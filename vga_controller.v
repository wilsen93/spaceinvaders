==> flow/design.v <==
`timescale 1ns / 1ps
module vga_controller(clk,clear,hsync,vsync,pixelx,pixely,draw
    );
input wire clk;
input wire clear;
output reg hsync;
output reg vsync;
output reg [10:0] pixelx;
output reg [10:0] pixely;
output reg draw;
reg [10:0] totalHorizontalPixels = 11'd1056;
reg [10:0] horizontalSyncPulse = 11'd128;
reg [10:0] totalVerticalLines = 11'd628;
reg [10:0] verticalSyncPulse = 11'd4;
reg [10:0] horizontalCounter = 11'd0;
reg [10:0] verticalCounter = 11'd0;
reg [10:0] RightHorizontalOffset = 11'd1000; 
reg [10:0] LeftHorizontalOffset = 11'd200;
reg [10:0] TopVerticalOffset = 11'd14;
reg [10:0] BottomVerticalOffset = 11'd614;
always @(posedge clk)begin
	if(clear)begin
		horizontalCounter <= 11'd0;
		verticalCounter <= 11'd0;
	end else begin
		if(horizontalCounter == totalHorizontalPixels - 11'd1)begin
			horizontalCounter <= 11'd0;
			verticalCounter <= verticalCounter + 11'd1;
		end else begin
			horizontalCounter <= horizontalCounter + 11'd1;
		end
		if(verticalCounter == totalVerticalLines - 11'd1)begin
			verticalCounter <= 11'd0;
		end
	end
	if((horizontalCounter > LeftHorizontalOffset) && (horizontalCounter < RightHorizontalOffset) 
		&& (verticalCounter > TopVerticalOffset) && (verticalCounter < BottomVerticalOffset))begin
			draw <= 1'd1;
			pixelx <= horizontalCounter - LeftHorizontalOffset;
			pixely <= verticalCounter - TopVerticalOffset;
		end else begin
			draw <= 1'd0;
			pixelx <= 11'd0;
			pixely <= 11'd0;
		end
end
always @(*)begin
	if(horizontalCounter < horizontalSyncPulse)begin
		hsync = 1'd1;
	end else begin
		hsync = 1'd0;
	end
	if(verticalCounter < verticalSyncPulse)begin
		vsync = 1'd1;
	end else begin
		vsync = 1'd0;
	end
end
endmodule
### Step by step through the tools: vga_controller

What the tools print for vga_controller, step after step.
Lines are those of the file above, counted from 1.
Cell names lack the library's common part.
A cell with - has no value.

| set-up | value |
|---|---|
| design top | vga_controller |
| clock port | clk |
| standard-cell library | sky130hd |
| timing corner | tt_025C_1v80 |

### After elaboration

Source: Yosys, flattened and elaborated, memories not mapped. Widths are those after wreduce. Registers that Yosys merges into a memory's read port (data or address) are not register bits. Print and check cells do not count. Equal cells are merged and count once.

| storage and ports | value |
|---|---|
| bits in registers | 45 |
| input bits | 2 |
| word-level cells | 25 |

| operators by class | value |
|---|---|
| add/subtract/negate cells | 4 |
| $lt $le $gt $ge | 6 |
| equality and inequality tests | 2 |
| muxes and demuxes | 3 |
| reductions and logical operators | 5 |

Operators by type and width:

| operator | number |
|---|---|
| adder 11 x 1 -> 11 bit with constant B | 2 |
| < comparator 11 x 10 -> 1 bit with constant B | 2 |
| equality test 11 x 10 -> 1 bit with constant B | 1 |
| equality test 11 bit with constant B | 1 |
| < comparator 11 x 3 -> 1 bit with constant B | 1 |
| subtractor 11 x 4 -> 11 bit with constant B | 1 |
| greater-than comparator 11 x 4 -> 1 bit with constant B | 1 |
| subtractor 11 x 8 -> 11 bit with constant B | 1 |
| greater-than comparator 11 x 8 -> 1 bit with constant B | 1 |
| < comparator 11 x 8 -> 1 bit with constant B | 1 |
| OR reduction 2 bit | 2 |
| logical AND 1 bit | 3 |
| two-way mux 1 bit | 3 |

### Longest topological paths

Depth = most cells in a row (Yosys ltp): at word level without a register or memory, in the mapped netlist without a sequential cell, where the memories' decode and read muxes count.

| depth | value |
|---|---|
| word-level depth | 5 |
| ABC_AREA | 0 |
| mapped depth | 7 |
| mapped depth without buffers | 6 |

### After synthesis

Yosys stat after the flow's synthesis: flattened, memories mapped to cells. It holds for the ABC_AREA given above (unset counts as 0); a run with the other value may have another netlist.
The area totals of this step are shown rounded.

| mapped netlist | value |
|---|---|
| standard cells after synthesis | 225 |
| cell area after synthesis | 1996 sq um |
| mapped flip-flops | 45 |
| buffer cells | 13 |

Cells by type:

| cell type | number |
|---|---|
| dfxtp_1 | 45 |
| xnor2_1 | 18 |
| nor3_1 | 24 |
| nor2_1 | 27 |
| ha_1 | 7 |
| xor2_1 | 8 |
| clkbuf_1 | 11 |
| nand2_1 | 11 |
| nand3_1 | 8 |
| inv_1 | 10 |
| nand4_1 | 6 |
| or3_1 | 5 |
| a21oi_1 | 6 |
| nor4_1 | 4 |
| o31ai_1 | 3 |
| o21ai_0 | 4 |
| nand2b_1 | 3 |
| nor4b_1 | 2 |

Other cell types: 21; their cells: 23.

### Worst setup path after synthesis

Source: OpenSTA report_checks on the synthesized netlist (no wires, ideal clock, input and output delay 20% of the period each), path of least setup slack; recovery checks are left aside. Register names are those of the netlist, which keeps one name where synthesis merged equal registers.

| path post-synthesis | value |
|---|---|
| path type | register to output |
| start | register verticalCounter[4] |
| end | output vsync |
| clock period | 4160 ps |
| arrival | 1242 ps |
| setup slack | 2086 ps |
| path delay | 1242 ps |
| stages on the path | 5 |
| path buffers | 1 |
| synthesis period reached | 2074 ps |

"path delay" = arrival - input delay + setup time.
At an output port there is no setup time.
"stages on the path" counts driving pins, that of a launching flip-flop among them; a cell with two outputs on the path counts twice.
"synthesis period reached" is the clock period less the worst setup slack; recovery checks do not enter. This is arithmetic on one report: input and output delays are still those of the set period (20% each).
The rows between start and end are the longest chain of elaborated cells between them; the timing report does not say that the signal goes this way. Where chains are equally long, one stands for them.
A line is the first line of the expression or statement that the cell stems from. Yosys adds cells for indexed reads and writes and turns some case tables into memories.
At most two assigning lines are given for a register; there are more.

| between the ends, post-synthesis | value |
|---|---|
| path through | dfxtp_1 clkbuf_1 or3_1 nand3b_1 nor2_1 |
| length of the longest elaborated chain | 2 |
| elaborated cells between the ends (all ways) | 2 |
| RTL lines with such cells | 1 |
| classes of those cells | 1 x compare; 1 x mux |

Ends and longest elaborated chain, post-synthesis:

| what | line | text |
|---|---|---|
| start: declaration | 16 | `reg [10:0] verticalCounter = 11'd0;` |
| start: assignment | 24 | `verticalCounter <= 11'd0;` |
| start: assignment | 28 | `verticalCounter <= verticalCounter + 11'd1;` |
| < comparator 11 x 3 -> 1 bit | 53 | `if(verticalCounter < verticalSyncPulse)begin` |
| two-way mux 1 bit | 53 |  |
| end: declaration | 7 | `output reg vsync;` |

### Path in the finished layout

Path of least setup slack in the final report of entry B (OpenROAD, finished layout, wires in). Where an end is a register, its clock arrival counts in the times.
The path's times are printed in steps of 10 ps; the period is the one set.

| path post-layout | value |
|---|---|
| path type | register to output |
| start | register verticalCounter[4] |
| end | output vsync |
| clock period | 2540 ps |
| arrival | 2070 ps |
| setup slack | -40 ps |
| stages on the path | 5 |
| path buffers | 1 |

The rows between start and end are the longest chain of elaborated cells between them; the timing report does not say that the signal goes this way. Where chains are equally long, one stands for them.
At most two assigning lines are given for a register; there are more.

| between the ends, post-layout | value |
|---|---|
| path through | dfxtp_1 or3_1 nand3b_1 nor2_1 clkdlybuf4s50_1 |
| length of the longest elaborated chain | 2 |
| elaborated cells between the ends (all ways) | 2 |
| RTL lines with such cells | 1 |
| classes of those cells | 1 x compare; 1 x mux |

Ends and longest elaborated chain, post-layout:

| what | line | text |
|---|---|---|
| start: declaration | 16 | `reg [10:0] verticalCounter = 11'd0;` |
| start: assignment | 24 | `verticalCounter <= 11'd0;` |
| start: assignment | 28 | `verticalCounter <= verticalCounter + 11'd1;` |
| < comparator 11 x 3 -> 1 bit | 53 | `if(verticalCounter < verticalSyncPulse)begin` |
| two-way mux 1 bit | 53 |  |
| end: declaration | 7 | `output reg vsync;` |

Appendix: measured runs

Settings and measured results of 2 stored flow runs for module vga_controller (sky130hd), not sorted in any way. The constraints put input and output delay at 20% of the set period each and load the outputs with 0.01 pF.
"period reached" = clock period - worst setup slack. The figure is calculated, with input and output delays left at 20% of the set period.
"worst path time" is the time allowed to the run's worst setup path (the clock period less input and output delay, where it has them) less its slack. Clock arrival times count: a late capture clock shortens it, a late launch clock lengthens it.
By "total power after layout" is meant OpenSTA's value without simulated activity: inputs other than the clock are taken to toggle once in ten clock periods, and the tool carries that through the logic.
"worst path time" is given in steps of 10 ps.
The measured numbers are rounded.

## Entry A

==> flow/run.sh <==
#!/bin/bash
# the make line also repeats the synthesis and layout settings of config.mk as NAME=value (left out here)
make -C /OpenROAD-flow-scripts/flow DESIGN_CONFIG=/design/flow/config.mk WORK_HOME=/design/flow/orfs CLKGATE_MAP_FILE= finish
==> flow/config.mk <==
export PLATFORM = sky130hd
export DESIGN_NAME = vga_controller
export DESIGN_NICKNAME = vga_controller
export VERILOG_FILES = /design/flow/design.v
export SDC_FILE = /design/flow/constraint.sdc
export NUM_CORES = 4
export LEC_CHECK = 0
export CAP_MARGIN = 20
export CELL_PAD_IN_SITES_DETAIL_PLACEMENT = 1
export CORE_ASPECT_RATIO = 1.18
export CORE_MARGIN = 2
export CORE_UTILIZATION = 61
export GPL_ROUTABILITY_DRIVEN = 0
export GPL_TIMING_DRIVEN = 1
export PLACE_DENSITY_LB_ADDON = 0.02
export SETUP_SLACK_MARGIN = 0.06
export SLEW_MARGIN = 20
export TNS_END_PERCENT = 70
==> flow/constraint.sdc <==
create_clock -name core_clock -period 1.45 [get_ports {clk}]
set_input_delay 0.2900 -clock core_clock [delete_from_list [all_inputs] [get_ports {clk}]]
set_output_delay 0.2900 -clock core_clock [all_outputs]
set_load 0.01 [all_outputs]

Entry A: unfinished; error DPL-0033 in placement

## Entry B

==> flow/run.sh <==
#!/bin/bash
# the make line also repeats the synthesis and layout settings of config.mk as NAME=value (left out here)
make -C /OpenROAD-flow-scripts/flow DESIGN_CONFIG=/design/flow/config.mk WORK_HOME=/design/flow/orfs CLKGATE_MAP_FILE= finish
==> flow/config.mk <==
export PLATFORM = sky130hd
export DESIGN_NAME = vga_controller
export DESIGN_NICKNAME = vga_controller
export VERILOG_FILES = /design/flow/design.v
export SDC_FILE = /design/flow/constraint.sdc
export NUM_CORES = 4
export LEC_CHECK = 0
export CAP_MARGIN = 20
export CORE_MARGIN = 9
export CORE_UTILIZATION = 57
export CTS_CLUSTER_DIAMETER = 187
export CTS_CLUSTER_SIZE = 53
export GPL_TIMING_DRIVEN = 1
export HOLD_SLACK_MARGIN = -0.02
export MAX_ROUTING_LAYER = met4
export PLACE_DENSITY_LB_ADDON = 0.15
export SETUP_SLACK_MARGIN = -0.19
export SLEW_MARGIN = 25
export TNS_END_PERCENT = 60
==> flow/constraint.sdc <==
create_clock -name core_clock -period 2.54 [get_ports {clk}]
set_input_delay 0.5080 -clock core_clock [delete_from_list [all_inputs] [get_ports {clk}]]
set_output_delay 0.5080 -clock core_clock [all_outputs]
set_load 0.01 [all_outputs]

| result of entry B | value |
|---|---|
| period reached | 2583 ps |
| post-route setup TNS | -43 ps |
| worst-case hold slack | 504 ps |
| standard-cell area of the final layout | 2374 sq um |
| setup slack of the worst path | -43 ps |
| total power after layout | 1156 µW |
| full die area | 5955 sq um |
| mapped cell area after synthesis | 1996 sq um |
| worst path time | 2070 ps |
| critical path kind | register to output |
